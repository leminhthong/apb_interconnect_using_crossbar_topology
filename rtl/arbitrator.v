==> flow/design.v <==
module arbitrator (
      input             clk,
      input             rst_n,
      input       [2:0] rn_valid,
      input       [2:0] icn_psel,
      output  reg [2:0] cn_ready,
      output  reg [1:0] crossbar_sel
);
  reg       cn_busy;
  reg [1:0] rn1_order;
  reg [1:0] rn2_order;
  reg [1:0] rn3_order;
  reg [1:0] order_num;
  reg [1:0] cur_order;
  reg [2:0] rn_valid_prev;
  always @(*) begin
    case(icn_psel)
      3'b001:   crossbar_sel = 2'b01;
      3'b010:   crossbar_sel = 2'b10;
      3'b100:   crossbar_sel = 2'b11;
      default:  crossbar_sel = 2'b00;
    endcase  
  end
  always @(posedge clk) begin  
    if((!rst_n) || (rn_valid == 3'b000)) begin
      order_num     <= 2'b01;
      rn_valid_prev <= 3'b000;
    end
    else begin
      if(rn_valid != rn_valid_prev) begin
        if(rn_valid > rn_valid_prev)  
          order_num   <= order_num + 1'b1;
        else  
          order_num   <= order_num;
        rn_valid_prev <= rn_valid;
      end
      else begin
        order_num     <= order_num;
        rn_valid_prev <= rn_valid_prev;
      end
    end
  end
  always @(posedge clk) begin  
    if(!rst_n) begin
      cur_order <= 2'b01;
    end
    else begin
      if(cur_order <= (order_num - 1'b1)) begin
        if(cn_busy == 1'b1) begin
          cur_order <= cur_order;
        end
        else begin
          if(cur_order == rn1_order || cur_order == rn2_order || cur_order == rn3_order)
            cur_order <= cur_order;
          else
            cur_order <= cur_order + 1'b1;
        end
      end
      else begin
        cur_order <= 2'b01;
      end
    end
  end
  always @(posedge clk) begin  
    if(!rst_n) begin
      cn_ready  <= 3'b000;
      cn_busy   <= 1'b0;
    end
    else begin
      case (cur_order)
        rn1_order:
              begin
                if(rn_valid[0] == 1'b1) begin
                  cn_ready[0] <= 1'b1;
                  cn_busy     <= 1'b1;
                end
                else begin
                  cn_ready[0] <= 1'b0;
                  cn_busy     <= 1'b0;
                end
              end
        rn2_order:
              begin
                if(rn_valid[1] == 1'b1) begin
                  cn_ready[1] <= 1'b1;
                  cn_busy     <= 1'b1;
                end
                else begin
                  cn_ready[1] <= 1'b0;
                  cn_busy     <= 1'b0;
                end
              end
        rn3_order:
              begin
                if(rn_valid[2] == 1'b1) begin
                  cn_ready[2] <= 1'b1;
                  cn_busy     <= 1'b1;
                end
                else begin
                  cn_ready[2] <= 1'b0;
                  cn_busy     <= 1'b0;
                end
              end
        default:
              begin
                cn_ready  <= 3'b000;
                cn_busy   <= 1'b0;
              end
      endcase  
    end
  end
  always @(posedge clk) begin  
    if(!rst_n) begin
      rn1_order <= 2'b00;
    end
    else begin
      if(rn_valid[0] == 1'b1) begin
        if(rn1_order == 2'b00)
          rn1_order <= order_num;
        else
          rn1_order <= rn1_order;
      end
      else
        rn1_order <= 2'b00;
    end
  end
  always @(posedge clk) begin  
    if(!rst_n) begin
      rn2_order <= 2'b00;
    end
    else begin
      if(rn_valid[1] == 1'b1) begin
        if(rn2_order == 2'b00)
          rn2_order <= order_num;
        else
          rn2_order <= rn2_order;
      end
      else
        rn2_order <= 2'b00;
    end
  end
  always @(posedge clk) begin  
    if(!rst_n) begin
      rn3_order <= 2'b00;
    end
    else begin
      if(rn_valid[2] == 1'b1) begin
        if(rn3_order == 2'b00)
          rn3_order <= order_num;
        else
          rn3_order <= rn3_order;
      end
      else
        rn3_order <= 2'b00;
    end
  end
endmodule
Tool chain data of arbitrator
The steps from the RTL of arbitrator to its reports follow in flow order.
Lines are those of the file above, counted from 1.
Library cell names are shortened.
A cell with -- has no value.

design
  design top = arbitrator
  clock port = clk
  standard-cell library = sky130hd
  library corner = tt_025C_1v80

Word level
Counts by Yosys on the flattened word-level netlist (proc, flatten, opt, wreduce; memories kept). Register bits leave out memories and registers merged into their read ports (data or address). Print and check cells are left out. Cells with the same type and inputs are merged into one.

cells by class
  add/sub/neg operators = 3
  $lt $le $gt $ge = 2
  equality and inequality tests = 10
  mux-type cells = 11
  bitwise gates (word level) = 4
  reductions and logical operators = 17

operator list
  kind                                                                      count
  2-bit AND reduction                                                       9
  1-bit two-way mux                                                         10
  2-bit by 1-bit inequality test with 1-bit output (second input constant)  3
  2-bit == test                                                             3
  2-bit zero test                                                           3
  2-bit case mux with 3-bit select                                          1
  1-bit NOT                                                                 4
  2-bit by 1-bit adder with 2-bit output (second input constant)            2
  1-bit logical OR                                                          3
  3-bit by 1-bit == test with 1-bit output (second input constant)          1
  3-bit by 2-bit == test with 1-bit output (second input constant)          1
  3-bit > comparator                                                        1
  3-bit inequality test                                                     1
  3-bit == test (second input constant)                                     1
  3-bit zero test                                                           1
  2-bit by 1-bit subtractor with 2-bit output (second input constant)       1
  2-bit <= comparator                                                       1
  1-bit zero test                                                           1

word-level totals
  register bits = 17
  input port bits = 8
  output and inout port bits = 5
  word-level cells = 57

Longest topological paths
Longest topological path by Yosys (ltp), each cell counted once; first at word level (registers and memories cut), then after technology mapping (sequential cells cut; the memories' decode and read muxes count).

logic depth
  depth in word-level cells = 5
  ABC_AREA = 1
  gate-level depth with buffers = 10
  gate-level depth less buffers = 10

Netlist
Source: synth_stat.txt of the flow (Yosys; design flattened, memories mapped). It holds for the ABC_AREA given above (unset counts as 0); a run with the other value may have another netlist.

synthesis totals
  mapped cells = 137
  chip area (Yosys) = 963.4 um^2
  sequential area = 340.3 um^2
  flip-flop cells = 17
  buffers = 0

cell types
  type     count
  dfxtp_1  17
  nand2_1  30
  a21oi_1  14
  inv_1    17
  ha_1     5
  nand2_2  8
  nand3_1  10
  nor2_1   11
  nand2_4  2
  o21ai_0  4
  inv_2    5
  xnor2_1  2
  nor2_2   2
  nor2_4   1
  nand3_2  1
  a21oi_2  1
  and2_4   1
  xor2_1   1

Other cell types: 5; their cells: 5.

Path before layout
Source: OpenSTA report_checks on the synthesized netlist (no wires, ideal clock, input and output delay 20% of the period each), path of least setup slack; recovery checks are left aside. Register names are those of the netlist, which keeps one name where synthesis merged equal registers.

timing path post-synthesis
  path kind = register -> register
  start = register order_num[0]
  end = register cur_order[0]
  clock period = 1370 ps
  data arrival time = 1158 ps
  data required time = 1247 ps
  setup slack = 89 ps
  delay of the path = 1281 ps
  stages = 7
  path buffers = 0
  synthesis period reached = 1281 ps

"delay of the path" is the arrival time less input delay plus setup time.
"stages": output pins that drive a net of the path, with the launching flip-flop's if there is one; two outputs of one cell count as two.
"synthesis period reached" is the clock period less the worst setup slack; recovery checks do not enter. This is arithmetic on one report: input and output delays are still those of the set period (20% each).
Between the ends stands the longest chain of elaborated cells between them, by number of cells; it is not shown to be the way that was timed. Of several equally long chains one is given.
Each line given opens the expression or statement behind the cell; cells for indexed reads and writes are added by Yosys, which also makes memories of some case tables.
At most two assigning lines are given for a register; there are more.

on the way, post-synthesis
  cells stage by stage = dfxtp_1 -> xor2_1 -> ha_1 -> inv_1 -> o21bai_1 -> a21oi_1 -> nand3_1
  cells in the longest elaborated chain = 3
  elaborated cells on any way between the ends = 3
  those cells by class = add/sub (1); compare (1); reduce/logical (1)

RTL lines, path post-synthesis
  what                                         RTL line  RTL
  start, declared                              13        reg [1:0] order_num;
  start, assigned                              32        order_num   <= order_num + 1'b1;
  start, assigned                              34        order_num   <= order_num;
  2-bit by 1-bit subtractor with 2-bit output  48        if(cur_order <= (order_num - 1'b1)) begin
  2-bit <= comparator                          48
  2-bit AND reduction                          --
  end, assigned                                50        cur_order <= cur_order;
  end, assigned                                54        cur_order <= cur_order;
  end, declared                                14        reg [1:0] cur_order;

Timing after layout
From the final timing report of entry B: the path of least setup slack in the routed layout; clock arrival at registers is part of the times.
The path's times are printed in steps of 10 ps; the period is the one set.

timing path post-layout
  path kind = register -> register
  start = register order_num[1]
  end = register cur_order[1]
  clock period = 990 ps
  data arrival time = 1530 ps
  data required time = 1230 ps
  setup slack = -300 ps
  stages = 8
  path buffers = 0

Between the ends stands the longest chain of elaborated cells between them, by number of cells; it is not shown to be the way that was timed. Of several equally long chains one is given.
At most two assigning lines are given for a register; there are more.

on the way, post-layout
  cells stage by stage = dfxtp_2 -> xor2_2 -> ha_1 -> inv_1 -> o21bai_1 -> a21oi_2 -> nand2_1 -> nor2_1
  cells in the longest elaborated chain = 3
  elaborated cells on any way between the ends = 3
  those cells by class = add/sub (1); compare (1); reduce/logical (1)

RTL lines, path post-layout
  what                                         RTL line  RTL
  start, declared                              13        reg [1:0] order_num;
  start, assigned                              32        order_num   <= order_num + 1'b1;
  start, assigned                              34        order_num   <= order_num;
  2-bit by 1-bit subtractor with 2-bit output  48        if(cur_order <= (order_num - 1'b1)) begin
  2-bit <= comparator                          48
  2-bit AND reduction                          --
  end, assigned                                50        cur_order <= cur_order;
  end, assigned                                54        cur_order <= cur_order;
  end, declared                                14        reg [1:0] cur_order;

Memo
Re: implementation data of arbitrator

Measured results for arbitrator: 2 stored runs of the Yosys and OpenROAD flow on sky130hd. The settings differ; the order carries no meaning. The constraints put input and output delay at 20% of the set period each and load the outputs with 0.01 pF.
By "reached clock period" is meant the clock period of the run minus its worst setup slack. This is arithmetic on one report: input and output delays are still those of the set period (20% each).
"time on the worst setup path" = time allowed to the worst setup path (clock period - input delay - output delay, where it has them) - its slack; a late launch clock adds to it, a late capture clock takes from it.
"power consumption": no workload was simulated; the value follows from the tool's default switching activity.
"time on the worst setup path" is known to 10 ps.
A setting shown as n/a is not set for that run.
A result given as n/a is not shown for that run.

setting or result                    entry A  entry B
period_ns                            1.05     0.99
CORE_UTILIZATION                     68       40
PLACE_DENSITY_LB_ADDON               0.13     n/a
CORE_ASPECT_RATIO                    0.52     n/a
CORE_MARGIN                          3        2
ABC_AREA                             0        1
GPL_ROUTABILITY_DRIVEN               0        1
MIN_ROUTING_LAYER                    met2     n/a
CAP_MARGIN                           20       20
SLEW_MARGIN                          20       20
SETUP_SLACK_MARGIN                   n/a      0.04
PLACE_DENSITY                        n/a      0.61
area of the die (um^2)               n/a      2817.0
worst hold slack after layout (ps)   n/a      498
reached clock period (ps)            n/a      1288
power consumption (mW)               n/a      3.595
utilization in the final report (%)  n/a      70.3
worst setup slack after layout (ps)  n/a      -298
cell area after synthesis (um^2)     n/a      963.4
setup TNS (ps)                       n/a      -2237
time on the worst setup path (ps)    n/a      1290
critical path kind                   n/a      register -> register

Entry A: incomplete, floorplanning halted on PDN-0185
